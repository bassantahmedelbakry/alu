==> flow/design.v <==
module Arithmetic_Unit #(
    parameter A_WIDTH = 16,
    parameter B_WIDTH = 16
) (
    input clk,rst,
    input [A_WIDTH - 1 : 0] A,
    input [B_WIDTH - 1 : 0] B,
    input [1 : 0] Arith_ALU_FUNC,
    input Arith_Enable,
    output reg [A_WIDTH + B_WIDTH - 1 : 0] Arith_OUT,
    output reg Carry_OUT, Arith_Flag       
);
reg [A_WIDTH + B_WIDTH - 1 : 0] ADD_Signal;
always @(posedge clk or negedge rst) begin
    if(!rst) begin 
        Arith_OUT  <=  'b0;
        Carry_OUT  <= 1'b0; 
        Arith_Flag <= 1'b0; 
end
else begin
    Arith_Flag <= Arith_Enable;
    if(Arith_Enable) begin
        case (Arith_ALU_FUNC)
            2'b00: begin
                if (A_WIDTH >= B_WIDTH) begin
                    Arith_OUT <= A + B;
                    {Carry_OUT,ADD_Signal[A_WIDTH - 1 : 0]} <= A + B;
                end
                else begin
                    Arith_OUT <= A + B;
                    {Carry_OUT,ADD_Signal[B_WIDTH - 1 : 0]} <= A + B;
                end
            end
            2'b01: Arith_OUT <= A - B;
            2'b10: Arith_OUT <= A * B;
            2'b11: Arith_OUT <= A / B;
            default: begin
                Arith_OUT <=  'b0;
                Carry_OUT <= 1'b0; 
            end
        endcase 
    end
  end
end
endmodule
module CMP_Unit #(
    parameter A_WIDTH = 16,
    parameter B_WIDTH = 16
) (
    input clk,rst,
    input [A_WIDTH - 1 : 0] A,
    input [B_WIDTH - 1 : 0] B,    
    input [1 : 0] CMP_ALU_FUNC,
    input CMP_Enable,
    output reg [A_WIDTH + B_WIDTH - 1 : 0] CMP_OUT,
    output reg CMP_Flag       
);
always @(posedge clk or negedge rst) begin
    if(!rst) begin
       CMP_OUT  <= 16'b0;
       CMP_Flag <= 1'b0;
    end
    else begin
    CMP_Flag <= CMP_Enable;    
    if(CMP_Enable) begin
        case (CMP_ALU_FUNC)
            2'b00: CMP_OUT <= 16'b0; 
            2'b01: begin
                if( A == B)
                CMP_OUT <= 16'b1;
                else
                CMP_OUT <= 16'b0;
            end
            2'b10:begin
                if( A > B)
                CMP_OUT <= 16'b10;
                else
                CMP_OUT <= 16'b0;
            end
            2'b11:begin
                if( A < B)
                CMP_OUT <= 16'b11;
                else
                CMP_OUT <= 16'b0;
            end
            default: begin
                CMP_OUT <= 16'b0;
            end
        endcase
    end
  end
end
endmodule
module Decoder_Unit (
    input [1 : 0] DEC_ALU_FUNC,
    output reg DEC_Arith_Enable, DEC_Logic_Enable, DEC_CMP_Enable, DEC_Shift_Enable
);
always @(*) begin
    DEC_Arith_Enable = 1'b0;
    DEC_Logic_Enable = 1'b0;
    DEC_CMP_Enable   = 1'b0;
    DEC_Shift_Enable = 1'b0;
    case (DEC_ALU_FUNC)
        2'b00: DEC_Arith_Enable = 1'b1;
        2'b01: DEC_Logic_Enable = 1'b1;
        2'b10: DEC_CMP_Enable   = 1'b1;
        2'b11: DEC_Shift_Enable = 1'b1;
        default: begin
            DEC_Arith_Enable = 1'b0;
            DEC_Logic_Enable = 1'b0;
            DEC_CMP_Enable   = 1'b0;
            DEC_Shift_Enable = 1'b0; 
    end
    endcase
end
endmodule
module Logic_Unit #(
    parameter A_WIDTH = 16,
    parameter B_WIDTH = 16
) (
    input clk,rst,
    input [A_WIDTH - 1 : 0] A,
    input [B_WIDTH - 1 : 0] B,
    input [1 : 0] Logic_ALU_FUNC,
    input Logic_Enable,
    output reg [A_WIDTH + B_WIDTH - 1 : 0] Logic_OUT,
    output reg Logic_Flag       
);
always @(posedge clk or negedge rst) begin
    if(!rst) begin
    Logic_OUT  <= 16'b0;
    Logic_Flag <= 1'b0;
end
else begin
    Logic_Flag <= Logic_Enable;
    if(Logic_Enable) begin
        case (Logic_ALU_FUNC)
            2'b00: Logic_OUT <=   A & B; 
            2'b01: Logic_OUT <=   A | B;
            2'b10: Logic_OUT <= ~(A & B);
            2'b11: Logic_OUT <= ~(A | B);
            default: begin
                Logic_OUT <= 16'b0;
            end
        endcase
    end
  end
end
endmodule
module Shift_Unit #(
    parameter A_WIDTH = 16,
    parameter B_WIDTH = 16
) (
    input clk,rst,
    input [A_WIDTH - 1 : 0] A,
    input [B_WIDTH - 1 : 0] B,
    input [1 : 0] Shift_ALU_FUNC,
    input Shift_Enable,
    output reg [A_WIDTH + B_WIDTH - 1 : 0] Shift_OUT,
    output reg Shift_Flag       
);
always @(posedge clk or negedge rst) begin
  if(!rst) begin
    Shift_OUT  <= 16'b0;
    Shift_Flag <= 1'b0;
end
else begin
    Shift_Flag <= Shift_Enable;
    if(Shift_Enable) begin
        case (Shift_ALU_FUNC)
            2'b00: Shift_OUT <= A >> 1; 
            2'b01: Shift_OUT <= A << 1;
            2'b10: Shift_OUT <= B >> 1;
            2'b11: Shift_OUT <= B << 1;
            default: begin
                Shift_OUT <= 16'b0;
            end
        endcase
    end
  end
end
endmodule
module alu_top #(
    parameter A_WIDTH_TOP = 16,
    parameter B_WIDTH_TOP = 16
) (
    input   CLK,rst,
    input   [3 : 0] ALU_FUNC,
    input   [A_WIDTH_TOP - 1 : 0] A,
    input   [B_WIDTH_TOP - 1 : 0] B,
    output  [A_WIDTH_TOP + B_WIDTH_TOP - 1 : 0] Arith_OUT, Logic_OUT, CMP_OUT,Shift_OUT,
    output  Carry_OUT, Arith_Flag, Logic_Flag, CMP_Flag, Shift_Flag
);
wire Arith_EN, Logic_EN, CMP_EN, Shift_EN;
Decoder_Unit U0 (
    .DEC_ALU_FUNC(ALU_FUNC[3 : 2]),
    .DEC_Arith_Enable(Arith_EN),
    .DEC_Logic_Enable(Logic_EN),
    .DEC_CMP_Enable  (CMP_EN),
    .DEC_Shift_Enable(Shift_EN)
);
Arithmetic_Unit #(.A_WIDTH(A_WIDTH_TOP), .B_WIDTH(B_WIDTH_TOP)) U1 (
    .clk(CLK),
    .rst(rst),
    .A(A),
    .B(B),
    .Arith_ALU_FUNC(ALU_FUNC[1 : 0]),
    .Arith_Enable(Arith_EN),
    .Arith_OUT(Arith_OUT),
    .Carry_OUT(Carry_OUT),
    .Arith_Flag(Arith_Flag)
);
Logic_Unit #(.A_WIDTH(A_WIDTH_TOP), .B_WIDTH(B_WIDTH_TOP)) U2 (
    .clk(CLK),
    .rst(rst),
    .A(A),
    .B(B),
    .Logic_ALU_FUNC(ALU_FUNC[1 : 0]),
    .Logic_Enable(Logic_EN),
    .Logic_OUT(Logic_OUT),
    .Logic_Flag(Logic_Flag)
);
CMP_Unit #(.A_WIDTH(A_WIDTH_TOP), .B_WIDTH(B_WIDTH_TOP)) U3 (
    .clk(CLK),
    .rst(rst),
    .A(A),
    .B(B),
    .CMP_ALU_FUNC(ALU_FUNC[1 : 0]),
    .CMP_Enable(CMP_EN),
    .CMP_OUT(CMP_OUT),
    .CMP_Flag(CMP_Flag)
);
Shift_Unit #(.A_WIDTH(A_WIDTH_TOP), .B_WIDTH(B_WIDTH_TOP)) U4 (
    .clk(CLK),
    .rst(rst),
    .A(A),
    .B(B),
    .Shift_ALU_FUNC(ALU_FUNC[1 : 0]),
    .Shift_Enable(Shift_EN),
    .Shift_OUT(Shift_OUT),
    .Shift_Flag(Shift_Flag)
);
endmodule
* From RTL to reports: alu_top
What the tools print for alu_top, step after step.
Lines are those of the file above, counted from 1.
Operators: Yosys type, input widths -> output width; for muxes data width and select width s.
Library cell names are shortened.
A cell with n/a has no value.
- Top :: alu_top
- Clock input :: CLK
- Standard-cell library :: sky130hd
- Library corner :: tt_025C_1v80

* After elaboration
Source: Yosys, flattened and elaborated, memories not mapped. Widths are those after wreduce. Registers that Yosys merges into a memory's read port (data or address) are not register bits. Print and check cells do not count.
- Output and inout bits :: 133
- Flip-flop bits (word level) :: 133
- Bits of input ports :: 38
- Reductions and logical operators :: 7
- Add/sub/neg operators :: 3
- Eq/ne operators :: 7
- Divide/modulo/power cells :: 1
- Order comparisons :: 2
- Muxes and demuxes :: 11
- $mul :: 1
- Bitwise operators :: 4
** Operators by type and width (count)
- $div 16x16->32 :: 1
- $mul 16x16->32 :: 1
- $pmux 32 s4 :: 4
- $not 32->32 :: 2
- $add 16x16->17 :: 2
- $sub 16x16->17 :: 1
- $gt 16x16->1 :: 1
- $lt 16x16->1 :: 1
- $eq 16x16->1 :: 1
- $and 16x16->16 :: 1
- $or 16x16->16 :: 1
- $reduce_or 3->1 :: 4
- $eq 2x2->1 const B :: 4
- $pmux 1 s2 :: 4
- $eq 2x1->1 const B :: 2
- $logic_not 2->1 :: 2
- $mux 2 :: 2
- $reduce_and 2->1 :: 1
- $mux 1 :: 1

* Depth
Yosys ltp: most cells in a row. Word level: on the elaborated netlist, between registers, memories and ports. Mapped: between sequential cells and ports; inverters and the memories' decode and read muxes count.
- Depth after elaboration :: 4
- ABC_AREA :: 0
- Depth in mapped cells :: 480
- Depth with buffers taken out :: 439

* Netlist
Source: synth_stat.txt of the flow (Yosys; design flattened, memories mapped). It holds for the ABC_AREA given above (unset counts as 0); a run with the other value may have another netlist.
Totals and module areas in this step are rounded.
- Cell count :: 4772
- Synthesis area :: 36000 µm²
- Sequential area :: 1800 µm²
- Buffer cells :: 225
- Flip-flop cells :: 73
** Cells by type
- ha_1 :: count 546, area in all 6.83E+03 µm²
- fa_1 :: count 196, area in all 3.92E+03 µm²
- nand2_1 :: count 502, area in all 1.88E+03 µm²
- dfrtp_1 :: count 73, area in all 1.83E+03 µm²
- nor2_1 :: count 482, area in all 1.81E+03 µm²
- o21a_1 :: count 209, area in all 1.57E+03 µm²
- a21oi_1 :: count 303, area in all 1.52E+03 µm²
- xnor2_1 :: count 155, area in all 1.36E+03 µm²
- inv_1 :: count 340, area in all 1.28E+03 µm²
- o21ai_0 :: count 252, area in all 1261.21 µm²
- nor3_1 :: count 242, area in all 1.21E+03 µm²
- mux2_2 :: count 94, area in all 1.06E+03 µm²
- a21o_1 :: count 84, area in all 630.605 µm²
- o31ai_1 :: count 84, area in all 630.605 µm²
- xor2_1 :: count 66, area in all 578.054 µm²
- clkbuf_1 :: count 134, area in all 502.982 µm²
- buf_4 :: count 64, area in all 480.461 µm²
- mux2i_1 :: count 48, area in all 480.461 µm²
Not listed: further types 101, cells in them 898.
The figures by module come from a second, unflattened synthesis with its own total; it is not the netlist above.
- Cell total of the unflattened synthesis :: 4741
- Area total of the unflattened synthesis :: 36000 µm²
Rows give one instance, submodules left out.
** By module
- Arithmetic_Unit :: area 33000 µm², cells 4438, times used 1
- Logic_Unit :: area 1100 µm², cells 106, times used 1
- Shift_Unit :: area 1000 µm², cells 92, times used 1
- CMP_Unit :: area 780 µm², cells 101, times used 1
- Decoder_Unit :: area 26 µm², cells 4, times used 1
- alu_top :: area 0.0 µm², cells 0, times used 1

* Worst setup path after synthesis
OpenSTA on the mapped netlist: ideal clock, no wires. The path of least setup slack (recovery checks aside). Input and output delay are each 20% of the period. Register names are those of the netlist, which keeps one name where synthesis merged equal registers.
- Path kind :: in2reg
- Start point :: in B[1]
- End point :: reg U1.Arith_OUT[0]
- Input delay :: 31600 ps
- Library setup time :: 134 ps
- Clock period :: 158000 ps
- Data required time :: 157866 ps
- Delay of the path :: 90180 ps
- Arrival time :: 121646 ps
- Stages on the path :: 450
- Path slack :: 36220 ps
- Synthesis period reached :: 121780 ps
"delay of the path" = arrival - input delay + setup time.
"stages on the path": output pins that drive a net of the path, with the launching flip-flop's if there is one; two outputs of one cell count as two.
"synthesis period reached" is the clock period less the worst setup slack; recovery checks do not enter. This is arithmetic on one report: input and output delays are still those of the set period (20% each).
Between the ends stands the longest chain of elaborated cells between them, by number of cells; it is not shown to be the way that was timed. Of several equally long chains one is given.
Each line given opens the expression or statement behind the cell; cells for indexed reads and writes are added by Yosys, which also makes memories of some case tables.
At most two assigning lines are given for a register; there are more.
- Path through :: clkbuf_1 > clkinv_1 > ha_1 > o21ai_0 > a21oi_1 > nand3_1 > nor2_1 > ha_1 > o211ai_1 > a211oi_1 > a31oi_1 > nor2_1 > ha_1 > or3_1 > o221a_2 > nand2_1 > mux2_2 > ha_1 > [... 414 more ...] > o21ai_0 > nand2b_1 > a21oi_1 > nor2b_1 > o21ai_0 > nand2b_1 > a21oi_1 > nor2b_1 > o21ai_0 > nand2b_1 > a21oi_1 > nor2b_1 > o21ai_0 > nand2b_1 > nor4_1 > o211ai_1 > o41ai_1 > o21ai_1
- Length of the longest elaborated chain :: 2
- Elaborated cells on any way between the ends :: 2
- Source lines of those cells :: 2
- Classes of those cells :: div: 1; mux: 1
** RTL lines, path post-synthesis
- start, declared :: RTL line 190 : input   [B_WIDTH_TOP - 1 : 0] B,
- $div 16x16->32 :: RTL line 36 : 2'b11: Arith_OUT <= A / B;
- $pmux 32 s4 :: RTL line 23 : case (Arith_ALU_FUNC)
- end, assigned :: RTL line 26 : Arith_OUT <= A + B;
- end, assigned :: RTL line 30 : Arith_OUT <= A + B;
- end, declared :: RTL line 10 : output reg [A_WIDTH + B_WIDTH - 1 : 0] Arith_OUT,

* Timing after layout
Path of least setup slack in the final report of run 1 (OpenROAD, finished layout, wires in). Where an end is a register, its clock arrival counts in the times.
The report prints the path's times to 10 ps; the period is as set.
- Path kind :: in2reg
- Start point :: in B[11]
- End point :: reg U1.Arith_OUT[0]
- Arrival time :: 124200 ps
- Stages on the path :: 417
- Clock period :: 135000 ps
- Path slack :: 11120 ps
- Data required time :: 135320 ps
- Input delay :: 27000 ps
- Library setup time :: 120 ps
Between the ends stands the longest chain of elaborated cells between them, by number of cells; it is not shown to be the way that was timed. Of several equally long chains one is given.
At most two assigning lines are given for a register; there are more.
- Path through :: clkdlybuf4s50_1 > nor3_2 > and3_1 > nand3_1 > nor2_1 > ha_1 > o211ai_1 > nand2_1 > nor3b_1 > ha_1 > o21a_1 > o221a_2 > nand2_1 > mux2_2 > ha_1 > a21oi_1 > a21oi_1 > o21ai_0 > [... 381 more ...] > o21ai_0 > nand2b_1 > a21oi_1 > nor2b_1 > o21ai_0 > nand2b_1 > a21oi_1 > nor2b_1 > o21ai_0 > nand2b_1 > a21oi_1 > nor2b_1 > o21ai_0 > nand2b_1 > nor4_1 > o211ai_1 > o41ai_1 > o21ai_1
- Length of the longest elaborated chain :: 2
- Elaborated cells on any way between the ends :: 2
- Source lines of those cells :: 2
- Classes of those cells :: div: 1; mux: 1
** RTL lines, path after layout
- start, declared :: RTL line 190 : input   [B_WIDTH_TOP - 1 : 0] B,
- $div 16x16->32 :: RTL line 36 : 2'b11: Arith_OUT <= A / B;
- $pmux 32 s4 :: RTL line 23 : case (Arith_ALU_FUNC)
- end, assigned :: RTL line 26 : Arith_OUT <= A + B;
- end, assigned :: RTL line 30 : Arith_OUT <= A + B;
- end, declared :: RTL line 10 : output reg [A_WIDTH + B_WIDTH - 1 : 0] Arith_OUT,

Add stored flow runs of alu_top

alu_top through Yosys and OpenROAD on sky130hd: 2 stored runs, unordered, with their settings and measured results. The constraints put input and output delay at 20% of the set period each and load the outputs with 0.01 pF.
"period achieved": clock period set for the run, less the worst setup slack. It is reckoned from that one timing run; input and output delays stay at 20% of the period that was set.
"time on the worst setup path": the worst setup path's part of the clock period (all of it between registers, 20% less for each end at a port) less its slack. A launch clock that arrives late makes it longer, a capture clock that arrives late makes it shorter.
"time on the worst setup path" is given in steps of 10 ps.
The measured numbers are rounded.

** Run 1
- Settings :: period_ns=135.0; CORE_UTILIZATION=27; CAP_MARGIN=20; CORE_MARGIN=2; SLEW_MARGIN=20
- Total negative slack on setup checks :: 0 ps
- Standard-cell area of the final layout :: 39000 µm²
- Period achieved :: 123882 ps
- Time on the worst setup path :: 96880 ps
- Kind of the worst setup path :: in2reg
- Smallest setup slack :: 11000 ps
- Utilization after routing :: 0.3
- Netlist area reported by Yosys :: 36000 µm²
- Area of the die :: 140000 µm²
- Worst hold slack in the final report :: 480 ps

** Run 2
- Settings :: period_ns=92.4; CORE_UTILIZATION=35; SETUP_SLACK_MARGIN=1.84; PLACE_DENSITY_LB_ADDON=0.06; HOLD_SLACK_MARGIN=0.02; CORE_MARGIN=2; SLEW_MARGIN=20; MAX_ROUTING_LAYER=met5; CAP_MARGIN=20
- Total negative slack on setup checks :: -1900 ps
- Standard-cell area of the final layout :: 52000 µm²
- Period achieved :: 94327 ps
- Time on the worst setup path :: 75850 ps
- Kind of the worst setup path :: in2reg
- Smallest setup slack :: -1900 ps
- Utilization after routing :: 0.51
- Netlist area reported by Yosys :: 36000 µm²
- Area of the die :: 100000 µm²
- Worst hold slack in the final report :: 480 ps
